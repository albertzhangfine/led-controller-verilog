==> flow/design.v <==
module ledd(clk,rst,led,state_ctrl);  
input clk ;  
input rst ;  
input state_ctrl;
output reg [15:0]led ;  
reg[5:0] state;  
reg[3:0] state_k;
always @ ( posedge clk or negedge rst or negedge state_ctrl)
begin
	if(!rst)
		begin
			led<=16'b1111111111111111;
			state<=0;
		end
	else 
	begin
	  if(!state_ctrl)
	     begin
			led<=16'b0000000000000000;
			state<=0;
		  end
	  else
	   begin
		case (state_k)
			0:begin
			case(state)
				0:begin
					led<='b0111111111111111;
					state<=1;
				end
				1:begin
					led<='b1011111111111111;
					state<=2;	
				end
				2:begin
					led<='b1101111111111111;	
					state<=3;			
				end
				3:begin
					led<='b1110111111111111;
					state<=4;	
				end
				4:begin
					led<='b1111011111111111;
					state<=5;
					end
				5:begin
					led<='b1111101111111111;
					state<=6;
					end
				6:begin
					led<='b1111110111111111;
					state<=7;
					end
				7:begin
					led<='b1111111011111111;
					state<=8;
					end
				8:begin
					led<='b1111111101111111;
					state<=9;
					end
				9:begin
					led<='b1111111110111111;
					state<=10;
					end
				10:begin
					led<='b1111111111011111;
					state<=11;
					end
				11:begin
					led<='b1111111111101111;
					state<=12;
					end
				12:begin
					led<='b1111111111110111;
					state<=13;
					end
				13:begin
					led<='b1111111111111011;
					state<=14;
					end
				14:begin
					led<='b1111111111111101;
					state<=15;
					end
				15:begin
					led<='b1111111111111110;
					state<=16;
					end
				default: 
					state<=0;
				endcase
				state_k<=1;
			end
			1:begin
			case(state)
				0:begin
					led<='b0111111111111110;
					state<=1;
				end
				1:begin
					led<='b1011111111111101;
					state<=2;	
				end
				2:begin
					led<='b1101111111111011;	
					state<=3;			
				end
				3:begin
					led<='b1110111111110111;
					state<=4;	
				end
				4:begin
					led<='b1111011111101111;
					state<=5;
					end
				5:begin
					led<='b1111101111011111;
					state<=6;
					end
				6:begin
					led<='b1111110110111111;
					state<=7;
					end
				7:begin
					led<='b1111111001111111;
					state<=8;
					end
				default: 
					state<=0;
				endcase
				state_k<=2;
			end
			2:begin
			case(state)
				0:begin
					led<='b0011111111111100;
					state<=1;
				end
				1:begin
					led<='b1001111111111001;
					state<=2;	
				end
				2:begin
					led<='b1100111111110011;	
					state<=3;			
				end
				3:begin
					led<='b1110011111100111;
					state<=4;	
				end
				4:begin
					led<='b1111001111001111;
					state<=5;
					end
				5:begin
					led<='b1111100110011111;
					state<=6;
					end
				6:begin
					led<='b1111110000111111;
					state<=7;
					end
				7:begin
					led<='b1111111001111111;
					state<=8;
					end
				default: 
					state<=0;
				endcase
				state_k<=3;
			end
			3:begin
			case(state)
				0:begin
					led<='b0111111111111111;
					state<=1;
				end
				1:begin
					led<='b1011111111111111;
					state<=2;	
				end
				2:begin
					led<='b1101111111111111;	
					state<=3;			
				end
				3:begin
					led<='b1110111111111111;
					state<=4;	
				end
				4:begin
					led<='b1111011111111111;
					state<=5;
					end
				5:begin
					led<='b1111101111111111;
					state<=6;
					end
				6:begin
					led<='b1111110111111111;
					state<=7;
					end
				7:begin
					led<='b1111111011111111;
					state<=8;
					end
				8:begin
					led<='b1111111101111111;
					state<=9;
					end
				9:begin
					led<='b1111111110111111;
					state<=10;
					end
				10:begin
					led<='b1111111111011111;
					state<=11;
					end
				11:begin
					led<='b1111111111101111;
					state<=12;
					end
				12:begin
					led<='b1111111111110111;
					state<=13;
					end
				13:begin
					led<='b1111111111111011;
					state<=14;
					end
				14:begin
					led<='b1111111111111101;
					state<=15;
					end
				15:begin
					led<='b1111111111111110;
					state<=16;
					end
				default: 
					state<=0;
				endcase
				state_k<=4;
			end
			4:begin
			case(state)
				0:begin
					led<='b0111111111111111;
					state<=1;
				end
				1:begin
					led<='b1011111111111111;
					state<=2;	
				end
				2:begin
					led<='b1101111111111111;	
					state<=3;			
				end
				3:begin
					led<='b1110111111111111;
					state<=4;	
				end
				4:begin
					led<='b1111011111111111;
					state<=5;
					end
				5:begin
					led<='b1111101111111111;
					state<=6;
					end
				6:begin
					led<='b1111110111111111;
					state<=7;
					end
				7:begin
					led<='b1111111011111111;
					state<=8;
					end
				8:begin
					led<='b1111111101111111;
					state<=9;
					end
				9:begin
					led<='b1111111110111111;
					state<=10;
					end
				10:begin
					led<='b1111111111011111;
					state<=11;
					end
				11:begin
					led<='b1111111111101111;
					state<=12;
					end
				12:begin
					led<='b1111111111110111;
					state<=13;
					end
				13:begin
					led<='b1111111111111011;
					state<=14;
					end
				14:begin
					led<='b1111111111111101;
					state<=15;
					end
				15:begin
					led<='b1111111111111110;
					state<=16;
					end
				default: 
					state<=0;
				endcase
				state_k<=5;
			end
			5:begin
			case(state)
				0:begin
					led<='b0111111111111111;
					state<=1;
				end
				1:begin
					led<='b1011111111111111;
					state<=2;	
				end
				2:begin
					led<='b1101111111111111;	
					state<=3;			
				end
				3:begin
					led<='b1110111111111111;
					state<=4;	
				end
				4:begin
					led<='b1111011111111111;
					state<=5;
					end
				5:begin
					led<='b1111101111111111;
					state<=6;
					end
				6:begin
					led<='b1111110111111111;
					state<=7;
					end
				7:begin
					led<='b1111111011111111;
					state<=8;
					end
				8:begin
					led<='b1111111101111111;
					state<=9;
					end
				9:begin
					led<='b1111111110111111;
					state<=10;
					end
				10:begin
					led<='b1111111111011111;
					state<=11;
					end
				11:begin
					led<='b1111111111101111;
					state<=12;
					end
				12:begin
					led<='b1111111111110111;
					state<=13;
					end
				13:begin
					led<='b1111111111111011;
					state<=14;
					end
				14:begin
					led<='b1111111111111101;
					state<=15;
					end
				15:begin
					led<='b1111111111111110;
					state<=16;
					end
				default: 
					state<=0;
				endcase
				state_k<=0;
			end
			default: 
					state_k<=0;
			endcase
	   end
	end
end
endmodule  
; ---- From RTL to reports: ledd
; What the tools print for ledd, step after step.
; Lines are those of the file above, counted from 1.
; Library cell names are shortened.
; The mark -- stands for no value.
[design]
top = ledd
clk_port = clk
library = sky130hd
pvt_corner = tt_025C_1v80

; ---- Elaborated design
; Source: Yosys, flattened and elaborated, memories not mapped. Widths are those after wreduce. Registers that Yosys merges into a memory's read port (data or address) are not register bits. Print and check cells do not count. Equal cells are merged and count once.
[op_classes]
add_sub_neg = 0
reduce_and_logical = 7
n_shift = 0
n_cmp = 0
n_div = 0
n_eq = 23
mux = 11
bitwise = 2
mul = 0
[ops]
columns = op, n
row1 = parallel mux 16 bit (select 16 bit), 1
row2 = parallel mux 16 bit (select 8 bit), 2
row3 = parallel mux 5 bit (select 16 bit), 1
row4 = == test 6 x 4 -> 1 bit with constant B, 8
row5 = parallel mux 16 bit (select 3 bit), 1
row6 = 2-to-1 mux 16 bit, 3
row7 = parallel mux 4 bit (select 8 bit), 1
row8 = == test 6 x 3 -> 1 bit with constant B, 4
row9 = != test 9 x 1 -> 1 bit with constant B, 2
row10 = != test 17 x 1 -> 1 bit with constant B, 1
row11 = parallel mux 3 bit (select 5 bit), 1
row12 = == test 6 x 2 -> 1 bit with constant B, 2
row13 = parallel mux 6 bit (select 2 bit), 1
row14 = == test 4 x 2 -> 1 bit with constant B, 2
row15 = == test 4 x 3 -> 1 bit with constant B, 2
row16 = == test 6 x 1 -> 1 bit with constant B, 1
row17 = logical NOT 6 bit, 1
row18 = nonzero test 6 bit, 1
row19 = OR reduction 2 bit, 2
row20 = == test 4 x 1 -> 1 bit with constant B, 1
row21 = logical NOT 4 bit, 1
row22 = AND reduction 4 bit, 1
row23 = OR reduction 4 bit, 1
row24 = NOT 1 bit, 2
[bits]
latch_bits = 0
mem_count = 0
ram_bits = 0
output_inout_bits = 16
ff_bits = 26
clocked_rd_ports_x_width = 0
wordCells = 46
mem_bits_ro = 0

; ---- Depth
; Yosys ltp: most cells in a row. Word level: on the elaborated netlist, between registers, memories and ports. Mapped: between sequential cells and ports; inverters and the memories' decode and read muxes count.
[depth]
word_depth = 4
ABC_AREA = 0
mapped_depth = 7
mapped_depth_nobuf = 4

; ---- Mapped cells and area
; Source: synth_stat.txt of the flow (Yosys; design flattened, memories mapped). It holds for the ABC_AREA given above (unset counts as 0); a run with the other value may have another netlist.
[by_type]
columns = cell, n
row1 = dfbbp_1, 16
row2 = dfrtp_1, 16
row3 = edfxtp_1, 6
row4 = mux2_2, 15
row5 = mux2i_1, 13
row6 = nor4b_1, 9
row7 = nand2_1, 19
row8 = a21oi_1, 11
row9 = clkbuf_1, 12
row10 = nand4_1, 7
row11 = nor4_4, 2
row12 = nand3_1, 8
row13 = or4_1, 5
row14 = or3b_2, 4
row15 = inv_1, 9
row16 = nor4_1, 5
row17 = mux2_4, 2
row18 = o21ai_0, 6
; Other cell types: 22; their cells: 35.
[synth_totals]
stdcells = 200
seq_area_um2 = 1127.3
flip_flops = 39
mapped_area_um2 = 2274.7
buf_cells = 16

; ---- Worst setup path after synthesis
; OpenSTA on the mapped netlist: ideal clock, no wires. The path of least setup slack (recovery checks aside). Input and output delay are each 20% of the period. Register names are those of the netlist, which keeps one name where synthesis merged equal registers.
[synth_timing]
path_type = flip-flop to flip-flop
startpoint = reg state
endpoint = reg led[6]
arrival_ps = 1744
path_slack_ps = 228
path_stages = 7
t_first_pin_ps = 0
path_delay_ps = 1932
required_time_ps = 1972
n_path_buf = 2
period_ps = 2160
period_less_setup_slack_ps = 1932
; "path_delay_ps" = arrival - input delay + setup time.
; "path_stages": output pins that drive a net of the path, with the launching flip-flop's if there is one; two outputs of one cell count as two.
; "period_less_setup_slack_ps" = period - worst setup slack (recovery checks aside). The figure is calculated, with input and output delays left at 20% of the set period.
; Where an end lacks its bit number, it is one bit of the signal, or one of the new flip-flops if synthesis recoded a state register.
; The rows between start and end are the longest chain of elaborated cells between them; the timing report does not say that the signal goes this way. Where chains are equally long, one stands for them.
; A line is the first line of the expression or statement that the cell stems from. Yosys adds cells for indexed reads and writes and turns some case tables into memories.
; At most two assigning lines are given for a register; there are more.
[synth_between]
cell_sequence = dfrtp_1 > nor4_4 > a21boi_2 > o21a_1 > buf_6 > buf_12 > mux2_4
elab_chain_cells = 3
[synth_lines]
columns = element, line_no
row1 = "start, declared", 6  ; reg[5:0] state;
row2 = "start, assigned", 13  ; state<=0;
row3 = "start, assigned", 20  ; state<=0;
row4 = == test 6 x 4 -> 1 bit, 246  ; case(state)
row5 = parallel mux 16 bit (select 16 bit), 246
row6 = parallel mux 16 bit (select 3 bit), 24  ; case (state_k)
row7 = "end, assigned", 19  ; led<=16'b0000000000000000;
row8 = "end, assigned", 28  ; led<='b0111111111111111;
row9 = "end, declared", 5  ; output reg [15:0]led ;

; ---- Path in the finished layout
; From the final timing report of run A: the path of least setup slack in the routed layout; clock arrival at registers is part of the times.
; The report prints the path's times to 10 ps; the period is as set.
[layout_timing]
path_type = flip-flop to flip-flop
startpoint = reg state
endpoint = reg led[9]
required_time_ps = 1700
path_stages = 5
period_ps = 1590
t_first_pin_ps = 290
n_path_buf = 0
path_slack_ps = -290
arrival_ps = 1990
; Where an end lacks its bit number, it is one bit of the signal, or one of the new flip-flops if synthesis recoded a state register.
; At most two assigning lines are given for a register; there are more.
[layout_between]
cell_sequence = dfrtp_1 > or4_4 > o32ai_2 > o21ai_0 > mux2_2
[layout_lines]
columns = element, line_no
row1 = "start, declared", 6  ; reg[5:0] state;
row2 = "start, assigned", 13  ; state<=0;
row3 = "start, assigned", 20  ; state<=0;
row4 = "end, assigned", 12  ; led<=16'b1111111111111111;
row5 = "end, assigned", 19  ; led<=16'b0000000000000000;
row6 = "end, declared", 5  ; output reg [15:0]led ;
; Chain of elaborated cells between the ends: none given.

Appendix: measured runs

Module ledd, platform sky130hd: 2 stored runs of the flow (Yosys, OpenROAD) with differing settings, in no particular order. Input and output delays are each 20% of the period that was set; the output load is 0.01 pF.
"achieved_period_ps" = clock period - worst setup slack. The figure is calculated, with input and output delays left at 20% of the set period.
"worst_path_time_ps": the worst setup path's part of the clock period (all of it between registers, 20% less for each end at a port) less its slack. A launch clock that arrives late makes it longer, a capture clock that arrives late makes it shorter.
"total_power_w": no workload was simulated; the value follows from the tool's default switching activity.
"worst_path_time_ps" is known to 10 ps.

# run A
==> flow/run.sh <==
#!/bin/bash
# the make line also repeats the synthesis and layout settings of config.mk as NAME=value (left out here)
make -C /OpenROAD-flow-scripts/flow DESIGN_CONFIG=/design/flow/config.mk WORK_HOME=/design/flow/orfs CLKGATE_MAP_FILE= finish
==> flow/config.mk <==
export PLATFORM = sky130hd
export DESIGN_NAME = ledd
export DESIGN_NICKNAME = ledd
export VERILOG_FILES = /design/flow/design.v
export SDC_FILE = /design/flow/constraint.sdc
export NUM_CORES = 4
export LEC_CHECK = 0
export CAP_MARGIN = 20
export CELL_PAD_IN_SITES_DETAIL_PLACEMENT = 1
export CORE_ASPECT_RATIO = 0.54
export CORE_MARGIN = 2
export CORE_UTILIZATION = 23
export CTS_CLUSTER_DIAMETER = 287
export CTS_CLUSTER_SIZE = 28
export GPL_TIMING_DRIVEN = 1
export PLACE_DENSITY = 0.43
export SLEW_MARGIN = 20
export TNS_END_PERCENT = 85
==> flow/constraint.sdc <==
create_clock -name core_clock -period 1.59 [get_ports {clk}]
set_input_delay 0.3180 -clock core_clock [delete_from_list [all_inputs] [get_ports {clk}]]
set_output_delay 0.3180 -clock core_clock [all_outputs]
set_load 0.01 [all_outputs]

==> run A: results <==
yosys.chip_area_um2=2274.7
total_die_area_um2=10739.6
final_stdcell_area_um2=3377.0
utilization_pct=35.4
worst_setup_slack_ps=-286
tns_ps=-3503
ws_hold_ps=472
total_power_w=0.002637
achieved_period_ps=1876
worst_path_time_ps=1880
timing.worst_path_kind="flip-flop to flip-flop"

# run B
==> flow/run.sh <==
#!/bin/bash
# the make line also repeats the synthesis and layout settings of config.mk as NAME=value (left out here)
make -C /OpenROAD-flow-scripts/flow DESIGN_CONFIG=/design/flow/config.mk WORK_HOME=/design/flow/orfs CLKGATE_MAP_FILE= finish
==> flow/config.mk <==
export PLATFORM = sky130hd
export DESIGN_NAME = ledd
export DESIGN_NICKNAME = ledd
export VERILOG_FILES = /design/flow/design.v
export SDC_FILE = /design/flow/constraint.sdc
export NUM_CORES = 4
export LEC_CHECK = 0
export CAP_MARGIN = 20
export CORE_MARGIN = 2
export CORE_UTILIZATION = 40
export SLEW_MARGIN = 20
==> flow/constraint.sdc <==
create_clock -name core_clock -period 1.87 [get_ports {clk}]
set_input_delay 0.3740 -clock core_clock [delete_from_list [all_inputs] [get_ports {clk}]]
set_output_delay 0.3740 -clock core_clock [all_outputs]
set_load 0.01 [all_outputs]

==> run B: results <==
yosys.chip_area_um2=2274.7
total_die_area_um2=6305.9
final_stdcell_area_um2=3041.7
utilization_pct=55.2
worst_setup_slack_ps=29
tns_ps=0
ws_hold_ps=473
total_power_w=0.001966
achieved_period_ps=1841
worst_path_time_ps=1840
timing.worst_path_kind="flip-flop to flip-flop"
